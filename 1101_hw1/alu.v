==> flow/design.v <==
module alu (
    input               i_clk,
    input               i_rst_n,
    input               i_valid,
    input signed [11:0] i_data_a,
    input signed [11:0] i_data_b,
    input        [2:0]  i_inst,
    output              o_valid,
    output       [11:0] o_data,
    output              o_overflow
);
reg  [11:0] o_data_w, o_data_r;
reg         o_valid_w, o_valid_r;
reg         o_overflow_w, o_overflow_r;
wire signed  [23:0]result[0:7];
wire signed  [11:0]result2;
reg [2:0]last_inst_w,last_inst_r;
reg mac_overflow_w,mac_overflow_r;
wire [11:0]abs_i_data_a,abs_i_data_b;
wire signed  [23:0] invert_result2;
assign o_valid = o_valid_r;
assign o_data = o_data_r;
assign o_overflow = o_overflow_r;
assign result[0] = i_data_a + i_data_b;
assign result[1] = i_data_a - i_data_b;
assign result[2] = i_data_a*i_data_b;
assign result2 = (result[2][4])?result[2][16:5]+1:result[2][16:5];   
assign invert_result2 = ~result[2]+1;  
assign result[3] =o_data_r + result2;
assign result[4] = (i_data_a~^i_data_b);
assign result[5] = (!i_data_a[11])?i_data_a:0;
assign result[6] = i_data_a + i_data_b;
assign abs_i_data_a = (~i_data_a[11])?i_data_a:-i_data_a;
assign abs_i_data_b = (~i_data_b[11])?i_data_b:-i_data_b;
always@(*) begin   
    o_overflow_w = 1'b0;
    o_valid_w = o_valid_r;
    last_inst_w = i_inst;
    mac_overflow_w = 1'b0;
    if(i_valid)begin
        o_data_w = 0;
        o_valid_w = 1'b1;
        case (i_inst)
            3'b000:begin 
                if((result[0][11]^i_data_a[11]) & (result[0][11]^i_data_b[11]))begin 
                    o_overflow_w = 1;
                end
                else begin
                    o_data_w = result[0][11:0];
                    o_overflow_w = 0;
                end
            end 
            3'b001:begin 
                if((result[1][11]^i_data_a[11]) & (result[1][11]^(!i_data_b[11])))begin 
                    o_overflow_w = 1;
                end
                else begin
                    o_data_w = result[1][11:0];
                    o_overflow_w = 0;
                end
            end
            3'b010:begin 
                if (result[2][23:5] > 2047 & !i_data_a[11] &!i_data_b[11]) begin     
                    o_overflow_w = 1; 
                end
                else if (result[2][23:5] > 2047 & i_data_a[11] &i_data_b[11])begin  
                    o_overflow_w = 1; 
                end
                else if (invert_result2[23:5] > 2048 & i_data_a[11] & !i_data_b[11])begin 
                    o_overflow_w = 1;
                end
                else if (invert_result2[23:5] > 2048 & !i_data_a[11] & i_data_b[11])begin 
                    o_overflow_w = 1;
                end
                else begin
                    o_data_w = result2;
                end
            end
            3'b011:begin  
                mac_overflow_w = mac_overflow_r;
                if(mac_overflow_r)begin              
                    o_overflow_w = 1'b1;
                    mac_overflow_w = 1'b1;
                end
                else if(last_inst_r == 3'b011)begin  
                    if (result[2][23:5] > 2047 & !i_data_a[11] &!i_data_b[11]) begin     
                        o_overflow_w = 1; 
                        mac_overflow_w = 1;
                    end
                    else if (result[2][23:5] > 2047 & i_data_a[11] &i_data_b[11])begin  
                        o_overflow_w = 1; 
                        mac_overflow_w = 1;
                    end
                    else if (invert_result2[23:5] > 2048 & i_data_a[11] &!i_data_b[11])begin 
                        o_overflow_w = 1;
                        mac_overflow_w = 1;
                    end
                    else if (invert_result2[23:5] > 2048 & !i_data_a[11] &i_data_b[11])begin 
                        o_overflow_w = 1;
                        mac_overflow_w = 1;
                    end
                    else if((result[3][11]^o_data_r[11]) & (result[3][11]^result[2][16]))begin
                        o_overflow_w = 1;
                        mac_overflow_w = 1;
                    end
                    else begin
                        o_data_w = result[3];
                    end
                end
                else begin                           
                    if (result[2][23:5] > 2047 & !i_data_a[11] &!i_data_b[11]) begin     
                        o_overflow_w = 1; 
                        mac_overflow_w = 1;
                    end
                    else if (result[2][23:5] > 2047 & i_data_a[11] &i_data_b[11])begin  
                        o_overflow_w = 1; 
                        mac_overflow_w = 1;
                    end
                    else if (invert_result2[23:5] > 2048 & i_data_a[11] &!i_data_b[11])begin 
                        o_overflow_w = 1;
                        mac_overflow_w = 1;
                    end
                    else if (invert_result2[23:5] > 2048 & !i_data_a[11] &i_data_b[11])begin 
                        o_overflow_w = 1;
                        mac_overflow_w = 1;
                    end
                    else begin
                        o_data_w = result2;
                    end
                end
            end
            3'b100:begin 
                o_data_w = result[4];
            end
            3'b101:begin 
                o_data_w = result[5];
            end
            3'b110:begin 
                o_data_w = result[6][12:1];
            end
            3'b111:begin 
                if(abs_i_data_a>=abs_i_data_b)begin
                    o_data_w = abs_i_data_a;      
                end
                else begin
                    o_data_w = abs_i_data_b;
                end
            end
            default: begin
            end
        endcase
    end
    else begin
        o_valid_w = 1'b0;
        o_data_w = o_data_r;
        o_overflow_w = o_overflow_r;
        mac_overflow_w = mac_overflow_r;
    end
end
always@(posedge i_clk or negedge i_rst_n) begin
    if(!i_rst_n) begin
        o_data_r <= 0;
        o_overflow_r <= 0;
        o_valid_r <= 0;
        last_inst_r <= 0;
        mac_overflow_r <= 0;
    end else begin
        o_data_r <= o_data_w;
        o_overflow_r <= o_overflow_w;
        o_valid_r <= o_valid_w;
        last_inst_r <= last_inst_w;
        mac_overflow_r <= mac_overflow_w ;
    end
end
endmodule
Tool chain data of alu
Tool output for the design above, in the order of the flow. Line numbers count from 1 in the design file above. Operators: Yosys type, input widths -> output width; for muxes data width and select width s. Library cell names are shortened. Not given: -

Design top: alu. Clock input: i_clk. Standard-cell library: sky130hd. Timing corner: tt_025C_1v80.

Word-level counts
Source: Yosys, flattened and elaborated, memories not mapped. Widths are those after wreduce. Registers that Yosys merges into a memory's read port (data or address) are not register bits. Print and check cells do not count. Equal cells are merged and count once.

The figure for add/sub/neg operators is 7. Reduce/logical cells: 5. The entry for divide/modulo/power cells reads 0. Under shifts and indexed selects stands 0. The entry for multiply operators reads 1. Bitwise gates (word level): 19. The entry for order comparisons reads 3. Under multiplexer cells stands 35. For eq/ne operators the number is 8.

Operators by type and width (count): $mul 12x12->24 (1); $mux 12 (17); $pmux 12 s8 (1); $neg 12->12 (2); $add 24x2->24 const B (1); $not 24->24 (1); $gt 19x11->1 const B (1); $gt 19x12->1 const B (1); $mux 1 (14); $add 12x12->13 (1); $add 12x1->12 const B (1); $add 12x12->12 (1); $sub 12x12->12 (1); $ge 12x12->1 (1); $xnor 12x12->12 (1); $eq 3x3->1 const B (4); $and 1x1->1 (11); $mux 11 (1); $eq 3x2->1 const B (3); $reduce_or 7->1 (1); $xor 1x1->1 (6); $pmux 1 s5 (1); $reduce_or 4->1 (1); $eq 3x1->1 const B (1); $logic_not 3->1 (1); $logic_not 1->1 (2); $pmux 1 s2 (1).

RAM bits: 0. Latch bits: 0. The entry for word-level cells reads 83. Under clocked read ports x word width stands 0. For output and inout port bits the number is 14. Under input bits stands 30. Under memories stands 0. The entry for ROM bits reads 0. Flip-flop bits (word level): 18.

Longest topological paths
Longest topological path by Yosys (ltp), each cell counted once; first at word level (registers and memories cut), then after technology mapping (sequential cells cut; the memories' decode and read muxes count).

The entry for depth after elaboration reads 14. ABC_AREA: 0. Depth in mapped cells: 35. Under depth with buffers taken out stands 33.

Mapped cells and area
The flow's flattened synthesis, as Yosys stat reports it; memories are mapped. The netlist is that of the ABC_AREA named above (0 if unset); the other value can give another one.

Buffers: 61. Cell area after synthesis: 10214.8 um2. The entry for cell count reads 1304. Sequential area: 450.4 um2. The entry for flip-flop cells reads 18.

Cells by type: fa_1 (count 141, area in all 2.82E+03 um2); ha_1 (count 102, area in all 1.28E+03 um2); inv_1 (count 219, area in all 822.038 um2); nand2_1 (count 134, area in all 502.982 um2); dfrtp_1 (count 18, area in all 450.432 um2); xnor2_1 (count 48, area in all 420.403 um2); nor2_1 (count 94, area in all 352.838 um2); and2_1 (count 50, area in all 312.8 um2); a21oi_1 (count 62, area in all 310.298 um2); clkbuf_1 (count 57, area in all 213.955 um2); o21ai_0 (count 35, area in all 175.168 um2); a31oi_1 (count 22, area in all 137.632 um2); a21o_1 (count 18, area in all 135.13 um2); nor3_1 (count 26, area in all 130.125 um2); o211ai_1 (count 17, area in all 127.622 um2); nand3_1 (count 25, area in all 125.12 um2); xor2_1 (count 14, area in all 122.618 um2); nand2b_1 (count 19, area in all 118.864 um2).

Other cell types: 60; their cells: 203.

Timing after synthesis
Path of least setup slack by OpenSTA after synthesis, without wires, with an ideal clock, recovery checks aside; 20% of the period is set as input and as output delay. Where synthesis merged equal registers, the netlist keeps one of their names.

Path type: input to register. Start point: input i_data_a[7]. End point: register o_data_r[0]. The entry for input delay reads 3.040 ns. For stages on the path the number is 32. The entry for arrival reads 9.843 ns. The entry for slack reads 5.279 ns. The figure for period is 15.2 ns. Under launch time at the first pin stands 3.040 ns. The figure for path delay is 6.880 ns. The entry for setup time reads 0.077 ns. Under path buffers stands 3. The entry for data required time reads 15.123 ns. The figure for synthesis period reached is 9.921 ns.

"path delay" is the arrival time less input delay plus setup time. "stages on the path": output pins that drive a net of the path, with the launching flip-flop's if there is one; two outputs of one cell count as two. "synthesis period reached" = period - worst setup slack (recovery checks aside). The figure is calculated, with input and output delays left at 20% of the set period. The rows between start and end are the longest chain of elaborated cells between them; the timing report does not say that the signal goes this way. Where chains are equally long, one stands for them. A line is the first line of the expression or statement that the cell stems from. Yosys adds cells for indexed reads and writes and turns some case tables into memories.

Path through: clkbuf_1 > clkbuf_1 > and2_1 > fa_1 > ha_1 > fa_1 > inv_1 > fa_1 > fa_1 > inv_1 > ha_1 > nor2b_4 > o21a_1 > o21ai_0 > and2_0 > clkbuf_1 > nand3_1 > nor4_1 > nand2_1 > xnor2_1 > ha_1 > nand2_1 > nand2_1 > a21oi_1 > o21ai_0 > o31ai_1 > o21ai_0 > nor4b_1 > a211oi_2 > a22o_1 > a21oi_1 > a21oi_1. Length of the longest elaborated chain: 14. Under elaborated cells between the ends (all ways) stands 45. Classes of those cells: add/sub (6); mul (1); compare (3); mux (17); logic (18).

Ends and longest elaborated chain, after synthesis: start, declared (RTL line 5) `input signed [11:0] i_data_a,`; $mul 12x12->24 (RTL line 26) `assign result[2] = i_data_a*i_data_b;`; $add 12x1->12 (RTL line 27) `assign result2 = (result[2][4])?result[2][16:5]+1:result[2][16:5];`; $mux 12 (RTL line 27); $add 12x12->12 (RTL line 29) `assign result[3] =o_data_r + result2;`; $xor 1x1->1 (RTL line 102) `else if((result[3][11]^o_data_r[11]) & (result[3][11]^result[2][16]))begin`; $and 1x1->1 (RTL line 102); $mux 12 (RTL line 102); $mux 12 (RTL line 98) `else if (invert_result2[23:5] > 2048 & !i_data_a[11] &i_data_b[11])begin`; $mux 12 (RTL line 94) `else if (invert_result2[23:5] > 2048 & i_data_a[11] &!i_data_b[11])begin`; $mux 12 (RTL line 90) `else if (result[2][23:5] > 2047 & i_data_a[11] &i_data_b[11])begin`; $mux 12 (RTL line 86) `if (result[2][23:5] > 2047 & !i_data_a[11] &!i_data_b[11]) begin`; $mux 12 (RTL line 85) `else if(last_inst_r == 3'b011)begin`; $mux 12 (RTL line 81) `if(mac_overflow_r)begin`; $pmux 12 s8 (RTL line 43) `case (i_inst)`; end, assigned (RTL line 162) `o_data_r <= 0;`; end, assigned (RTL line 168) `o_data_r <= o_data_w;`; end, declared (RTL line 12) `reg  [11:0] o_data_w, o_data_r;`.

Worst path after layout
From the final timing report of job 2: the path of least setup slack in the routed layout; clock arrival at registers is part of the times.

Path type: input to register. Start point: input i_data_b[4]. End point: register o_data_r[0]. The entry for input delay reads 3.56 ns. The entry for data required time reads 17.98 ns. Under path buffers stands 1. For stages on the path the number is 31. The figure for period is 17.8 ns. The entry for slack reads 5.52 ns. The entry for arrival reads 12.46 ns. Under launch time at the first pin stands 3.56 ns. The entry for setup time reads 0.07 ns.

The rows between start and end are the longest chain of elaborated cells between them; the timing report does not say that the signal goes this way. Where chains are equally long, one stands for them.

Path through: clkdlybuf4s50_1 > ha_1 > inv_1 > fa_1 > inv_1 > fa_1 > ha_1 > fa_1 > inv_1 > fa_1 > inv_1 > ha_1 > o21ai_1 > nor2_1 > o311ai_2 > nand3_1 > nor4_1 > nand2_1 > xnor2_1 > ha_1 > nand2_1 > nand2_1 > a21oi_1 > o21ai_0 > o31ai_1 > o21ai_0 > nor4b_1 > a211oi_2 > a22o_1 > a21oi_1 > a21oi_1. Length of the longest elaborated chain: 14. Under elaborated cells between the ends (all ways) stands 45. Classes of those cells: add/sub (6); mul (1); compare (3); mux (17); logic (18).

Ends and longest elaborated chain, post-layout: start, declared (RTL line 6) `input signed [11:0] i_data_b,`; $mul 12x12->24 (RTL line 26) `assign result[2] = i_data_a*i_data_b;`; $add 12x1->12 (RTL line 27) `assign result2 = (result[2][4])?result[2][16:5]+1:result[2][16:5];`; $mux 12 (RTL line 27); $add 12x12->12 (RTL line 29) `assign result[3] =o_data_r + result2;`; $xor 1x1->1 (RTL line 102) `else if((result[3][11]^o_data_r[11]) & (result[3][11]^result[2][16]))begin`; $and 1x1->1 (RTL line 102); $mux 12 (RTL line 102); $mux 12 (RTL line 98) `else if (invert_result2[23:5] > 2048 & !i_data_a[11] &i_data_b[11])begin`; $mux 12 (RTL line 94) `else if (invert_result2[23:5] > 2048 & i_data_a[11] &!i_data_b[11])begin`; $mux 12 (RTL line 90) `else if (result[2][23:5] > 2047 & i_data_a[11] &i_data_b[11])begin`; $mux 12 (RTL line 86) `if (result[2][23:5] > 2047 & !i_data_a[11] &!i_data_b[11]) begin`; $mux 12 (RTL line 85) `else if(last_inst_r == 3'b011)begin`; $mux 12 (RTL line 81) `if(mac_overflow_r)begin`; $pmux 12 s8 (RTL line 43) `case (i_inst)`; end, assigned (RTL line 162) `o_data_r <= 0;`; end, assigned (RTL line 168) `o_data_r <= o_data_w;`; end, declared (RTL line 12) `reg  [11:0] o_data_w, o_data_r;`.

Subject: flow runs of alu

Hi,

2 stored runs of alu in the flow (synthesis by Yosys, layout by OpenROAD, sky130hd cells), in arbitrary order. Constraints: input delay and output delay 20% of the set period each, output load 0.01 pF. "achieved clock period" is the run's clock period less its worst setup slack. It is reckoned from that one timing run; input and output delays stay at 20% of the period that was set.

Job 1 has these settings: period_ns 15.0; CORE_UTILIZATION 52; SETUP_SLACK_MARGIN 1.13; PLACE_DENSITY_LB_ADDON 0.08; CELL_PAD_IN_SITES_GLOBAL_PLACEMENT 3; TNS_END_PERCENT 80; ABC_AREA 1; GPL_TIMING_DRIVEN 0; CAP_MARGIN 35; MAX_ROUTING_LAYER met4; CORE_MARGIN 2; SLEW_MARGIN 20. Outcome: did not finish, placement stopped with FLW-0024.

Job 2 has these settings: period_ns 17.8; CORE_UTILIZATION 20; SETUP_SLACK_MARGIN 4.45; PLACE_DENSITY_LB_ADDON 0.04; CORE_MARGIN 8; CELL_PAD_IN_SITES_DETAIL_PLACEMENT 1; TNS_END_PERCENT 100; ABC_AREA 0; GPL_TIMING_DRIVEN 1; GPL_ROUTABILITY_DRIVEN 1; CTS_CLUSTER_SIZE 14; SLEW_MARGIN 15; MIN_ROUTING_LAYER met1; MAX_ROUTING_LAYER met5; CAP_MARGIN 20. The mapped cell area after synthesis is 10,214.8 um2. For the die area the run shows 58,561.6 um2. The standard-cell area after layout is 11,498.5 um2. For the utilization in the final report the run shows 0.226. The setup slack of the worst path reads 5.522 ns. The measured total negative slack is 0.000 ns. The worst hold slack is 0.568 ns. The achieved clock period stands at 12.278 ns.

Regards
